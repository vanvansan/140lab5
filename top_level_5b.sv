==> flow/design.v <==
module dat_mem #(parameter W=8,                
                           byte_count=256)(	   
  input           clk,
                  write_en,	                
  input  [$clog2(byte_count)-1:0] raddr,    
                  waddr,	                
  input  [ W-1:0] data_in,				    
  output [ W-1:0] data_out				    
    );
logic [W-1:0] core[byte_count];	 
assign      data_out = core[raddr] ;	 
always_ff @ (posedge clk)
  if (write_en)
    core[waddr] <= data_in;
endmodule
module lfsr6b(
  input              clk,
                     en,		   
			         init,		   
  input       [5:0]  taps,		   
                     start,		   
  output logic[5:0]  state);	   
  logic[5:0] taptrn;			   
  always @(posedge clk)
	if(init) begin
	  state  <= start;			   
	  taptrn <= taps;			   
	end
	else if(en)					   
	  state  <= {state[4:0],^(state&taptrn)};
endmodule
module top_level_5b(
  input          clk, init, 
  output logic   done);
  logic          wr_en;
  logic    [7:0] raddr, 
                 waddr,
                 data_in;
  logic    [7:0] data_out;             
  logic[15:0] cycle_ct = 0;
  logic load_LFSR,
        LFSR_en;
  logic[5:0] LFSR_ptrn[6];            
  assign LFSR_ptrn[0] = 6'h21;
  assign LFSR_ptrn[1] = 6'h2D;
  assign LFSR_ptrn[2] = 6'h30;
  assign LFSR_ptrn[3] = 6'h33;
  assign LFSR_ptrn[4] = 6'h36;
  assign LFSR_ptrn[5] = 6'h39;
  logic[5:0] start;                   
  logic[5:0] LFSR_state[6];
  logic[5:0] match;					  
  logic[2:0] foundit;                 
  int i, cycle_to_start_write, wait_cycles_num;
  assign start     = data_out[5:0]^6'h1F;
  assign cycle_to_start_write = 8;
  assign data_in = data_out^LFSR_state[foundit]; 
  dat_mem dm1(.clk(clk),.write_en(wr_en),.raddr(raddr),.waddr(waddr),
       .data_in(data_in),.data_out(data_out));                    
  lfsr6b l0(.clk(clk) , 
         .en   (LFSR_en)  ,             
         .init (load_LFSR),	             
         .taps (6'h21)     ,     
         .start(start) ,	             
         .state(LFSR_state[0]));		    
  lfsr6b l1(.clk(clk), .en(LFSR_en), .init(load_LFSR), .taps(6'h2D), .start(start), .state(LFSR_state[1]));
  lfsr6b l2(.clk(clk), .en(LFSR_en), .init(load_LFSR), .taps(6'h30), .start(start), .state(LFSR_state[2]));
  lfsr6b l3(.clk(clk), .en(LFSR_en), .init(load_LFSR), .taps(6'h33), .start(start), .state(LFSR_state[3]));
  lfsr6b l4(.clk(clk), .en(LFSR_en), .init(load_LFSR), .taps(6'h36), .start(start), .state(LFSR_state[4]));
  lfsr6b l5(.clk(clk), .en(LFSR_en), .init(load_LFSR), .taps(6'h39), .start(start), .state(LFSR_state[5]));
  always_comb case(match)
    6'b10_0000: foundit = 'd5;	     
    6'b01_0000: foundit = 'd4;
    6'b00_1000: foundit = 'd3;
    6'b00_0100: foundit = 'd2;
    6'b00_0010: foundit = 'd1;
	default: foundit = 0;            
  endcase
  always @(posedge clk) begin  :clock_loop
    if(init) begin
      cycle_ct <= 'b0;
	  match    <= 'b0;
    wait_cycles_num <= 'd0;
	end
    else begin
      cycle_ct <= cycle_ct + 1;
      if(cycle_ct== 8) begin			 
        for(i=0; i<6; i++) begin
          match[i] <= ((data_out[5:0]^6'h1F) == LFSR_state[i]);				 
        end
      end
      if (cycle_ct > 8 && cycle_ct < 14) begin
        if (data_in == 8'h5F) begin
          wait_cycles_num ++;
        end
      end
    end
  end  
  always_comb begin 
    done      = 'b0;
    load_LFSR = 'b0; 
    LFSR_en   = 'b0;   
	  wr_en     = 'b0;
    raddr     = 'd0;
    waddr     = 'd0;
  case(cycle_ct)
	0: begin 
       raddr     = 'd64;    
		   waddr     = 'd0;    
	     end		        
	1: begin 
       load_LFSR = 'b1;	   
       raddr     = 'd64;
	     end		        
	2  : begin				   
       LFSR_en   = 'b1;	    
       raddr     = 'd64;
         end
	3  : begin			        
	     LFSR_en = 'b1;
		   raddr   = 'd65;			   
		 end
	72  : begin
        done = 'b1;		 
 		    raddr =	'd0;
 		    waddr = 'd0; 
	     end
	default: begin	          
	       LFSR_en = 'b1;
         raddr = cycle_ct + 62; 
         if(cycle_ct> cycle_to_start_write + wait_cycles_num) begin    
			      wr_en = 'b1;		  
			      waddr = cycle_ct - cycle_to_start_write - 1 - wait_cycles_num;
		     end
		     else begin
		       waddr = 'd0;
			     wr_en = 'b0;
		     end
	     end
  endcase
end
endmodule
# --- Step by step through the tools: top_level_5b ---
# What the tools print for top_level_5b, step after step.
# Line numbers count from 1 in the design file above.
# Operators: Yosys type, input widths -> output width; for muxes data width and select width s.
setup:
  design: "top_level_5b"
  clock: "clk"
  lib: "sky130hd"
  lib_corner: "tt_025C_1v80"

# --- Elaborated design ---
# Counts by Yosys on the flattened word-level netlist (proc, flatten, opt, wreduce). Print and check cells are left out. Cells with the same type and inputs are merged into one.
classes:
  add_sub_neg: 1
  equal: 1
  muxes: 1
op_table:
  columns: ["operator", "n"]
  rows:
  - ["$add 16x1->16 const B", 1]
  - ["$eq 16x7->1 const B", 1]
  - ["$mux 1", 1]
word_totals:
  out_inout_bits: 1
  regBits: 16

# --- Longest topological paths ---
# Longest topological path by Yosys (ltp), each cell counted once; first at word level (registers and memories cut), then after technology mapping (sequential cells cut; the memories' decode and read muxes count).
logic_depth:
  word_depth: 2
  ABC_AREA: 0
  mapped_depth: 4

# --- Mapped cells and area ---
# Source: synth_stat.txt of the flow (Yosys; design flattened, memories mapped). It holds for the ABC_AREA given above (unset counts as 0); a run with the other value may have another netlist.
# The area totals of this step are shown rounded.
mapped:
  buf_cells: 2
  seq_area_um2: 320
  mapped_cells: 87
  ff_cells: 16
  area_um2: 797
types:
  columns: ["cell", "n", "type_area_um2"]
  rows:
  - ["sky130_fd_sc_hd__dfxtp_1", 16, 320.307]
  - ["sky130_fd_sc_hd__mux2_2", 5, 56.304]
  - ["sky130_fd_sc_hd__nor2_1", 10, 37.536]
  - ["sky130_fd_sc_hd__nor4_1", 6, 37.536]
  - ["sky130_fd_sc_hd__nor2b_1", 5, 31.28]
  - ["sky130_fd_sc_hd__a21oi_1", 6, 30.029]
  - ["sky130_fd_sc_hd__ha_1", 2, 25.024]
  - ["sky130_fd_sc_hd__o31ai_1", 3, 22.522]
  - ["sky130_fd_sc_hd__or4_1", 3, 22.522]
  - ["sky130_fd_sc_hd__nand4_4", 1, 21.27]
  - ["sky130_fd_sc_hd__inv_1", 5, 18.768]
  - ["sky130_fd_sc_hd__nand4_1", 3, 18.768]
  - ["sky130_fd_sc_hd__xor2_1", 2, 17.517]
  - ["sky130_fd_sc_hd__nand3_1", 3, 15.014]
  - ["sky130_fd_sc_hd__o21ai_0", 3, 15.014]
  - ["sky130_fd_sc_hd__clkbuf_8", 1, 13.763]
  - ["sky130_fd_sc_hd__or3_1", 2, 12.512]
  - ["sky130_fd_sc_hd__buf_6", 1, 11.261]
# Other cell types: 8; their cells: 10.

# --- Worst setup path after synthesis ---
# Source: OpenSTA report_checks on the synthesized netlist (no wires, ideal clock, input and output delay 20% of the period each), path of least setup slack; recovery checks are left aside. Register names are those of the netlist, which keeps one name where synthesis merged equal registers.
synth_timing:
  path_kind: "register to register"
  start: "reg cycle_ct[0]"
  end: "reg cycle_ct[14]"
  path_slack_ns: 0.684
  setup_ns: 0.121
  driving_pins: 5
  n_path_buf: 0
  path_delay_ns: 1.516
  clock_period_ns: 2.2
  arrival_ns: 1.395
  period_less_setup_slack_ns: 1.516
# "path_delay_ns" = arrival - input delay + setup time.
# "driving_pins" counts driving pins, that of a launching flip-flop among them; a cell with two outputs on the path counts twice.
# "period_less_setup_slack_ns" is the clock period less the worst setup slack; recovery checks do not enter. This is arithmetic on one report: input and output delays are still those of the set period (20% each).
# The rows between start and end are the longest chain of elaborated cells between them; the timing report does not say that the signal goes this way. Where chains are equally long, one stands for them.
# A line is the first line of the expression or statement that the cell stems from. Yosys adds cells for indexed reads and writes and turns some case tables into memories.
synth_between:
  cell_sequence: "sky130_fd_sc_hd__dfxtp_1 -> sky130_fd_sc_hd__ha_1 -> sky130_fd_sc_hd__nand4_4 -> sky130_fd_sc_hd__nor4_1 -> sky130_fd_sc_hd__mux2_2"
  elab_chain_len: 1
  cells_between: 1
  lines_between: 1
synth_lines:
  columns: ["element", "line_no", "rtl"]
  rows:
  - ["start: declaration", 40, "logic[15:0] cycle_ct = 0;"]
  - ["start: assignment", 81, "cycle_ct <= 'b0;"]
  - ["start: assignment", 86, "cycle_ct <= cycle_ct + 1;"]
  - ["$add 16x1->16", 86, null]
  - ["end: assignment", 81, null]
  - ["end: assignment", 86, null]
  - ["end: declaration", 40, null]

# --- Path in the finished layout ---
# Path of least setup slack in the final report of flow run A (OpenROAD, finished layout, wires in). Where an end is a register, its clock arrival counts in the times.
layout_timing:
  path_kind: "register to output"
  start: "reg cycle_ct[0]"
  end: "out done"
  n_path_buf: 1
  driving_pins: 6
  path_slack_ns: -0.33
  arrival_ns: 1.37
  clock_period_ns: 1.3
# The rows between start and end are the longest chain of elaborated cells between them; the timing report does not say that the signal goes this way. Where chains are equally long, one stands for them.
layout_between:
  cell_sequence: "sky130_fd_sc_hd__dfxtp_2 -> sky130_fd_sc_hd__inv_2 -> sky130_fd_sc_hd__ha_4 -> sky130_fd_sc_hd__nor4bb_4 -> sky130_fd_sc_hd__and4_1 -> sky130_fd_sc_hd__buf_2"
  elab_chain_len: 2
  cells_between: 2
  lines_between: 1
layout_lines:
  columns: ["element", "line_no", "rtl"]
  rows:
  - ["start: declaration", 40, "logic[15:0] cycle_ct = 0;"]
  - ["start: assignment", 81, "cycle_ct <= 'b0;"]
  - ["start: assignment", 86, "cycle_ct <= cycle_ct + 1;"]
  - ["$eq 16x7->1", 106, "case(cycle_ct)"]
  - ["$mux 1", 106, null]
  - ["end: declaration", 34, "output logic   done);"]

# Design top_level_5b on sky130hd. What follows are 2 stored runs of the flow, each under its own settings; their order means nothing. The constraints put input and output delay at 20% of the set period each and load the outputs with 0.01 pF.
# "achieved_period_ns" = clock period - worst setup slack. The figure is calculated, with input and output delays left at 20% of the set period.
# "worstPathTime_ns" is the time allowed to the run's worst setup path (the clock period less input and output delay, where it has them) less its slack. Clock arrival times count: a late capture clock shortens it, a late launch clock lengthens it.
# "power_total_w" rests on the timing tool's default activity at the inputs, not on a simulated workload.
# The measured numbers are rounded.
runs:
  - name: "flow run A"
    settings:
      period_ns: 1.3
      CORE_UTILIZATION: 29
      PLACE_DENSITY_LB_ADDON: 0.19
      CORE_MARGIN: 6
      CELL_PAD_IN_SITES_DETAIL_PLACEMENT: 0
      ABC_AREA: 0
      CTS_CLUSTER_SIZE: 24
      CTS_CLUSTER_DIAMETER: 362
      MIN_ROUTING_LAYER: "met2"
      MAX_ROUTING_LAYER: "met5"
      CAP_MARGIN: 20
      SLEW_MARGIN: 20
    results:
      utilization_pct: 56.4
      stdcell_area_um2: 1440
      achieved_period_ns: 1.631
      die_area_um2: 4150
      worstPathTime_ns: 1.37
      critical_path_kind: "register to output"
      holdWs_ns: 0.561
      ws_setup_ns: -0.331
      timing.setup.tns_ns: -2.14
      yosys_chip_area_um2: 797
      power_total_w: 0.00094
  - name: "flow run B"
    settings:
      period_ns: 0.916
      CORE_UTILIZATION: 54
      SETUP_SLACK_MARGIN: -0.06
      TNS_END_PERCENT: 35
      ABC_AREA: 0
      CAP_MARGIN: 15
      SLEW_MARGIN: 25
      MIN_ROUTING_LAYER: "met2"
      MAX_ROUTING_LAYER: "met5"
      CORE_MARGIN: 2
    outcome: "no final report: routing broke off with DPL-0033"
